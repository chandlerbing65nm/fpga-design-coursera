==> flow/design.v <==
module RAM128x32 
#(
  parameter Data_width = 32,   
            Addr_width = 7   
  )
  (   
    input wire clk,
    input wire we,
    input wire [(Addr_width-1):0] address, 
    input wire [(Data_width-1):0] d,
    output wire [(Data_width-1):0] q
  );
	reg [(Addr_width-1):0]ram[(Data_width-1):0];
	reg [(Addr_width-1):0]read_a;
		always@(posedge clk)
			begin
				if (we == 1'b1)
					begin
					ram[address] <= d;
					end
				read_a <= address;
			end
		assign q = ram[read_a];
endmodule
Reports on RAM128x32
The steps from the RTL of RAM128x32 to its reports follow in flow order. Lines are those of the file above, counted from 1. Library cell names are shortened. Not given: --

Design top: RAM128x32. Clock port: clk. Library: sky130hd. Library corner: tt_025C_1v80.

Elaborated design
Yosys after proc, flatten, opt, wreduce and memory -nomap, before mapping. Enables and synchronous resets that opt folds into registers are not counted as muxes. Memory bits, and registers merged into a memory's read port (data or address), are not among the register bits. Print and check cells are not counted. Equal cells are merged and count once. Memory sizes are those after Yosys's memory passes, which may raise the word count (mostly to a power of two), join words into wider ones and drop unused or constant bits.

For flip-flop bits (word level) the number is 0. The entry for elaborated cells reads 4. Under bits in latches stands 0. Memory cells: 1. Bits in writable memories: 224. Input port bits: 41. Bits in read-only memories: 0. Word width x clocked read ports: 7.

The figure for $lt $le $gt $ge is 0. Muxes and demuxes: 3. Eq/ne operators: 0. The entry for bitwise logic cells reads 0. The figure for shift operators is 0. For div/mod/pow operators the number is 0. Under $mul stands 0. For reduce/logical cells the number is 0. Under $add $sub $neg stands 0.

Memory list: ram (depth 32, width 7, rd ports 1, wr ports 1, line 13) `reg [(Addr_width-1):0]ram[(Data_width-1):0];`.

Operators by type and width (number): 2-to-1 mux 7 bit (1); 2-to-1 mux 5 bit (1); 2-to-1 mux 1 bit (1).

Logic depth
Longest topological path by Yosys (ltp), each cell counted once; first at word level (registers and memories cut), then after technology mapping (sequential cells cut; the memories' decode and read muxes count).

Under depth in word-level cells stands 1. For ABC_AREA the number is 0. Depth in mapped cells: 5. The entry for depth with buffers taken out reads 3.

After synthesis
The flow's flattened synthesis, as Yosys stat reports it; memories are mapped. The netlist is that of the ABC_AREA named above (0 if unset); the other value can give another one.

Cell types: edfxtp_1 (number 224, area in all 6.73E+03 µm²); mux4_2 (number 70, area in all 1.58E+03 µm²); buf_4 (number 25, area in all 187.68 µm²); nor2_1 (number 33, area in all 123.869 µm²); dfxtp_1 (number 5, area in all 100.096 µm²); mux2_2 (number 7, area in all 78.826 µm²); buf_6 (number 5, area in all 56.304 µm²); nand3b_1 (number 5, area in all 37.536 µm²); clkbuf_1 (number 8, area in all 30.029 µm²); or3b_2 (number 3, area in all 26.275 µm²); buf_2 (number 2, area in all 10.01 µm²); nand3_1 (number 2, area in all 10.01 µm²); buf_1 (number 2, area in all 7.507 µm²); or3_1 (number 1, area in all 6.256 µm²); conb_1 (number 1, area in all 3.754 µm²); nand2_1 (number 1, area in all 3.754 µm²).

Under mapped cells stands 394. Flip-flops: 229. For sequential area the number is 6826.5 µm². Under mapped area stands 8984.9 µm². The entry for buffers reads 42.

Timing after synthesis
Path of least setup slack by OpenSTA after synthesis, without wires, with an ideal clock, recovery checks aside; 20% of the period is set as input and as output delay. Where synthesis merged equal registers, the netlist keeps one of their names.

Kind: flip-flop to output port. Start point: reg (no name shown). End point: out q[0]. For arrival time the number is 2.054 ns. For driving pins on the path the number is 6. For delay of the path the number is 2.054 ns. The figure for external output delay is 0.646 ns. The figure for slack is 0.530 ns. The figure for clock period is 3.23 ns. For synthesis period reached the number is 2.7 ns.

"delay of the path" is the arrival time less input delay plus setup time. At an output port there is no setup time. "driving pins on the path": output pins that drive a net of the path, with the launching flip-flop's if there is one; two outputs of one cell count as two. "synthesis period reached" is the clock period less the worst setup slack; recovery checks do not enter. This is arithmetic on one report: input and output delays are still those of the set period (20% each).

Cells stage by stage: dfxtp_1 > clkbuf_1 > clkbuf_1 > mux4_2 > mux4_2 > mux2_2.

RTL lines, path after synthesis: end, declared (line 11) `output wire [(Data_width-1):0] q`.

Chain of elaborated cells between the ends: none given.

Timing after layout
From the final timing report of run A: the path of least setup slack in the routed layout; clock arrival at registers is part of the times.

Kind: flip-flop to output port. Start point: reg (no name shown). End point: out q[3]. For arrival time the number is 2.66 ns. The figure for external output delay is 0.29 ns. The figure for slack is -1.49 ns. The figure for clock period is 1.46 ns. For driving pins on the path the number is 7.

Cells stage by stage: dfxtp_4 > buf_12 > buf_12 > mux4_2 > mux4_2 > mux2_4 > buf_6.

RTL lines, path after layout: end, declared (line 11) `output wire [(Data_width-1):0] q`.

Chain of elaborated cells between the ends: none given.

Hand-over note for RAM128x32

2 stored runs of RAM128x32 in the flow (synthesis by Yosys, layout by OpenROAD, sky130hd cells), in arbitrary order. Constraints: input delay and output delay 20% of the set period each, output load 0.01 pF. "achieved clock period" is the run's clock period less its worst setup slack. It is reckoned from that one timing run; input and output delays stay at 20% of the period that was set. By "allowed time less slack (worst setup path)" is meant the share of the clock period that the worst setup path is allowed (20% is reserved at inputs, 20% at outputs), minus its slack. Clock arrival times at its registers enter into it. By "overall power" is meant OpenSTA's value without simulated activity: inputs other than the clock are taken to toggle once in ten clock periods, and the tool carries that through the logic.

Run A has these settings: period_ns 1.46; CORE_UTILIZATION 31; SETUP_SLACK_MARGIN 0.02; CELL_PAD_IN_SITES_GLOBAL_PLACEMENT 0; TNS_END_PERCENT 40; GPL_TIMING_DRIVEN 0; GPL_ROUTABILITY_DRIVEN 0; CTS_CLUSTER_SIZE 92; CTS_CLUSTER_DIAMETER 78; MAX_ROUTING_LAYER met4; CAP_MARGIN 20; CORE_MARGIN 2; SLEW_MARGIN 20. The allowed time less slack (worst setup path) comes to 2.66 ns. Worst path kind: flip-flop to output port. The measured final design utilization is 37.4 %. The measured die outline area is 30361.3 µm². The setup total negative slack stands at -10.303 ns. For the worst setup slack after layout the run shows -1.492 ns. For the mapped cell area after synthesis the run shows 8984.9 µm². The overall power comes to 12488 uW. For the worst hold slack the run shows 0.038 ns. The measured achieved clock period is 2.952 ns.

Run B has these settings: period_ns 3.02; CORE_UTILIZATION 41; SETUP_SLACK_MARGIN 0.54; CELL_PAD_IN_SITES_GLOBAL_PLACEMENT 2; CELL_PAD_IN_SITES_DETAIL_PLACEMENT 1; GPL_TIMING_DRIVEN 1; CTS_CLUSTER_SIZE 58; CAP_MARGIN 40; SLEW_MARGIN 35; MIN_ROUTING_LAYER met1; CORE_MARGIN 2. The allowed time less slack (worst setup path) comes to 2.71 ns. Worst path kind: flip-flop to output port. The measured final design utilization is 50.2 %. The measured die outline area is 23114.6 µm². The setup total negative slack stands at -1.864 ns. For the worst setup slack after layout the run shows -0.297 ns. For the mapped cell area after synthesis the run shows 8984.9 µm². The overall power comes to 7081 uW. For the worst hold slack the run shows 0.641 ns. The measured achieved clock period is 3.317 ns.

End of note.
